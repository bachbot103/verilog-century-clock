==> flow/design.v <==
module Led7thanh(
	input wire[3:0] bcd,
	output reg[6:0] seg
);
always@(bcd)
begin 
	case(bcd)
		0 : seg = 7'b000_0001;
                1 : seg = 7'b100_1111;
                2 : seg = 7'b001_0010;
                3 : seg = 7'b000_0110;
                4 : seg = 7'b100_1100;
                5 : seg = 7'b010_0100;
                6 : seg = 7'b010_0000;
                7 : seg = 7'b000_1111;
                8 : seg = 7'b000_0000;
                9 : seg = 7'b000_0100;
		default: seg = 7'h111_1111;
	endcase
end
endmodule 
module parameter_coutner(check_END_TIME, check_count ,enable, enable2, clk, reset_n, done, seg, done2, detect_END_TIME);
	parameter START = 0;
	parameter END = 9;
	parameter TIME = 9;  
	input wire enable, clk, reset_n;
	input wire check_END_TIME, enable2;  
	input wire check_count;  
	output wire done, done2, detect_END_TIME;  
	output wire[6:0] seg;
	reg[3:0] count;
	Led7thanh seg1(.bcd(count),.seg(seg));
	always @(posedge clk, negedge reset_n) begin
		if(!reset_n) begin
			count <= START; 
		end
		else if(enable || (done && check_END_TIME)) begin 
			if(done || check_count) begin  
				count <= START;
			end
			else begin
				count <= count + 1;
			end
		end
		else begin
			count <= count;
		end
	end
	assign done2 = ((count == TIME) && enable);  
	assign detect_END_TIME = (END != TIME);  
	assign done = (check_END_TIME) ? ((count == END) && enable2) : ((count == END) && enable);  
endmodule 
* Step by step through the tools: parameter_coutner
Tool output for the design above, in the order of the flow.
Lines are those of the file above, counted from 1.
Library cell names are shortened.
Not given: --
- Top module :: parameter_coutner
- Clock :: clk
- Standard-cell library :: sky130hd
- Library corner :: tt_025C_1v80

* Word-level counts
Counts by Yosys on the flattened word-level netlist (proc, flatten, opt, wreduce; memories kept). Register bits leave out memories and registers merged into their read ports (data or address); mux counts leave out enables and synchronous resets folded into registers. Print and check cells are left out. Cells with the same type and inputs are merged into one.
Memory sizes are those after Yosys's memory passes, which may raise the word count (mostly to a power of two), join words into wider ones and drop unused or constant bits.
- Bits in registers :: 4
- ROM bits :: 112
- Memories kept :: 1
- Input port bits :: 6
- Output and inout bits :: 10
- Add/sub/neg operators :: 1
- Equal/unequal tests :: 1
- Mux-type cells :: 2
- Reduce/logical cells :: 5
** Memories
- (name not given) :: depth 16, bits a word 7, rd ports 1, write ports 0, line 7 : case(bcd)
** Operators with widths (number)
- adder 4 x 1 -> 4 bit with constant B :: 1
- == test 4 bit with constant B :: 1
- two-way mux 4 bit :: 1
- logical AND 1 bit :: 3
- logical OR 1 bit :: 2
- two-way mux 1 bit :: 1

* Depth
Yosys ltp: most cells in a row. Word level: on the elaborated netlist, between registers, memories and ports. Mapped: between sequential cells and ports; inverters and the memories' decode and read muxes count.
- Depth in word-level cells :: 5
- ABC_AREA :: 0
- Mapped depth :: 5
- Mapped depth without buffers :: 5

* Synthesis result
Yosys stat after the flow's synthesis: flattened, memories mapped to cells. It holds for the ABC_AREA given above (unset counts as 0); a run with the other value may have another netlist.
- Cells in the netlist :: 57
- Cell area after synthesis :: 436.7 um^2
- Flip-flops :: 4
** Cell types
- dfrtp_1 :: number 4, total area 100.096 um^2
- ha_1 :: number 4, total area 50.048 um^2
- mux2i_1 :: number 4, total area 40.038 um^2
- a21oi_1 :: number 6, total area 30.029 um^2
- inv_1 :: number 7, total area 26.275 um^2
- nor2_1 :: number 6, total area 22.522 um^2
- nand2_1 :: number 5, total area 18.768 um^2
- nand3b_1 :: number 2, total area 15.014 um^2
- nand2b_1 :: number 2, total area 12.512 um^2
- nor2b_1 :: number 2, total area 12.512 um^2
- o211ai_2 :: number 1, total area 12.512 um^2
- buf_6 :: number 1, total area 11.261 um^2
- nand3_2 :: number 1, total area 10.01 um^2
- o21ai_0 :: number 2, total area 10.01 um^2
- o41ai_1 :: number 1, total area 8.758 um^2
- xor2_1 :: number 1, total area 8.758 um^2
- buf_4 :: number 1, total area 7.507 um^2
- o211ai_1 :: number 1, total area 7.507 um^2
Not listed: further types 6, cells in them 6.
The figures by module come from a second, unflattened synthesis with its own total; it is not the netlist above.
- Cell total of the unflattened synthesis :: 58
- Area (unflattened synthesis) :: 473.0 um^2
Rows give one instance, submodules left out.
** By module
- parameter_coutner :: times used 1, cells 32, area 280.3 um^2
- Led7thanh :: times used 1, cells 26, area 192.7 um^2

* Worst setup path after synthesis
OpenSTA on the mapped netlist: ideal clock, no wires. The path of least setup slack (recovery checks aside). Input and output delay are each 20% of the period. Register names are those of the netlist, which keeps one name where synthesis merged equal registers.
- Kind :: reg-to-output
- Start point :: register count[1]
- End point :: output done
- Period :: 2.07 ns
- Output delay :: 0.414 ns
- Time at the first pin :: 0.000 ns
- Data arrival time :: 1.158 ns
- Setup slack :: 0.498 ns
- Path delay :: 1.158 ns
- Stages :: 5
- Synthesis period reached :: 1.572 ns
"path delay" = arrival - input delay + setup time.
A path that ends at an output port has no setup time.
"stages" counts driving pins, that of a launching flip-flop among them; a cell with two outputs on the path counts twice.
"synthesis period reached" is the clock period less the worst setup slack; recovery checks do not enter. This is arithmetic on one report: input and output delays are still those of the set period (20% each).
The rows between start and end are the longest chain of elaborated cells between them; the timing report does not say that the signal goes this way. Where chains are equally long, one stands for them.
A line is the first line of the expression or statement that the cell stems from. Yosys adds cells for indexed reads and writes and turns some case tables into memories.
At most two assigning lines are given for a register; there are more.
- Cell sequence :: dfrtp_1 inv_1 ha_1 nand3b_1 nor2_1
- Length of the longest elaborated chain :: 3
- Elaborated cells on any way between the ends :: 4
- Those cells by class :: 1 x eq/ne; 1 x mux; 2 x reduce/logical
** Ends and longest elaborated chain, after synthesis
- start, declared :: line 31 : reg[3:0] count;
- start, assigned :: line 42 : count <= count + 1;
- start, assigned :: line 46 : count <= count;
- == test 4 bit :: line 51 : assign done = (check_END_TIME) ? ((count == END) && enable2) : ((count == END) && enable);
- logical AND 1 bit :: line 51
- two-way mux 1 bit :: line 51
- end, declared :: line 29 : output wire done, done2, detect_END_TIME;

* Timing after layout
Path of least setup slack in the final report of run 2 (OpenROAD, finished layout, wires in). Where an end is a register, its clock arrival counts in the times.
- Kind :: reg-to-output
- Start point :: register count[1]
- End point :: output done2
- Period :: 1.0 ns
- Output delay :: 0.20 ns
- Time at the first pin :: 0.21 ns
- Data arrival time :: 1.35 ns
- Setup slack :: -0.55 ns
- Stages :: 7
The rows between start and end are the longest chain of elaborated cells between them; the timing report does not say that the signal goes this way. Where chains are equally long, one stands for them.
At most two assigning lines are given for a register; there are more.
- Cell sequence :: dfrtp_1 inv_2 ha_4 nand3b_1 buf_4 nor2_1 buf_2
- Length of the longest elaborated chain :: 2
- Elaborated cells on any way between the ends :: 2
- Those cells by class :: 1 x eq/ne; 1 x reduce/logical
** Ends and longest elaborated chain, after layout
- start, declared :: line 31 : reg[3:0] count;
- start, assigned :: line 42 : count <= count + 1;
- start, assigned :: line 46 : count <= count;
- == test 4 bit :: line 49 : assign done2 = ((count == TIME) && enable);
- logical AND 1 bit :: line 49
- end, declared :: line 29 : output wire done, done2, detect_END_TIME;

==> results <==
Measured results for parameter_coutner: 2 stored runs of the Yosys and OpenROAD flow on sky130hd. The settings differ; the order carries no meaning. The constraints put input and output delay at 20% of the set period each and load the outputs with 0.01 pF.
"time on the worst setup path" means the part of the period allowed to the worst setup path (the constraints hold back 20% at inputs and 20% at outputs) less its slack; where the path has registers, the arrival times of their clocks count too.
"total power of the final layout" rests on the timing tool's default activity at the inputs, not on a simulated workload.

** Run 1
- Settings :: period_ns=1.49; CORE_UTILIZATION=58; PLACE_DENSITY=0.64; HOLD_SLACK_MARGIN=-0.01; CELL_PAD_IN_SITES_GLOBAL_PLACEMENT=1; ABC_AREA=0; GPL_TIMING_DRIVEN=0; CTS_CLUSTER_DIAMETER=270; CAP_MARGIN=5; SLEW_MARGIN=30; CORE_MARGIN=2
- Outcome :: stopped before the end: floorplanning reported PDN-0185

** Run 2
- Settings :: period_ns=1.0; CORE_UTILIZATION=20; SETUP_SLACK_MARGIN=0.18; PLACE_DENSITY_LB_ADDON=0.15; CORE_ASPECT_RATIO=1.9; CELL_PAD_IN_SITES_GLOBAL_PLACEMENT=0; CELL_PAD_IN_SITES_DETAIL_PLACEMENT=0; GPL_ROUTABILITY_DRIVEN=0; CTS_CLUSTER_SIZE=21; CTS_CLUSTER_DIAMETER=370; SLEW_MARGIN=20; CAP_MARGIN=20; CORE_MARGIN=2
- Standard-cell area after routing :: 902.1 um^2
- Total power of the final layout :: 1,367 µW
- Die size :: 2,592.6 um^2
- Time on the worst setup path :: 1.35 ns
- Critical path kind :: reg-to-output
- Post-synthesis cell area :: 436.7 um^2
- Setup slack of the worst path :: -0.550 ns
- Post-route setup TNS :: -5.912 ns
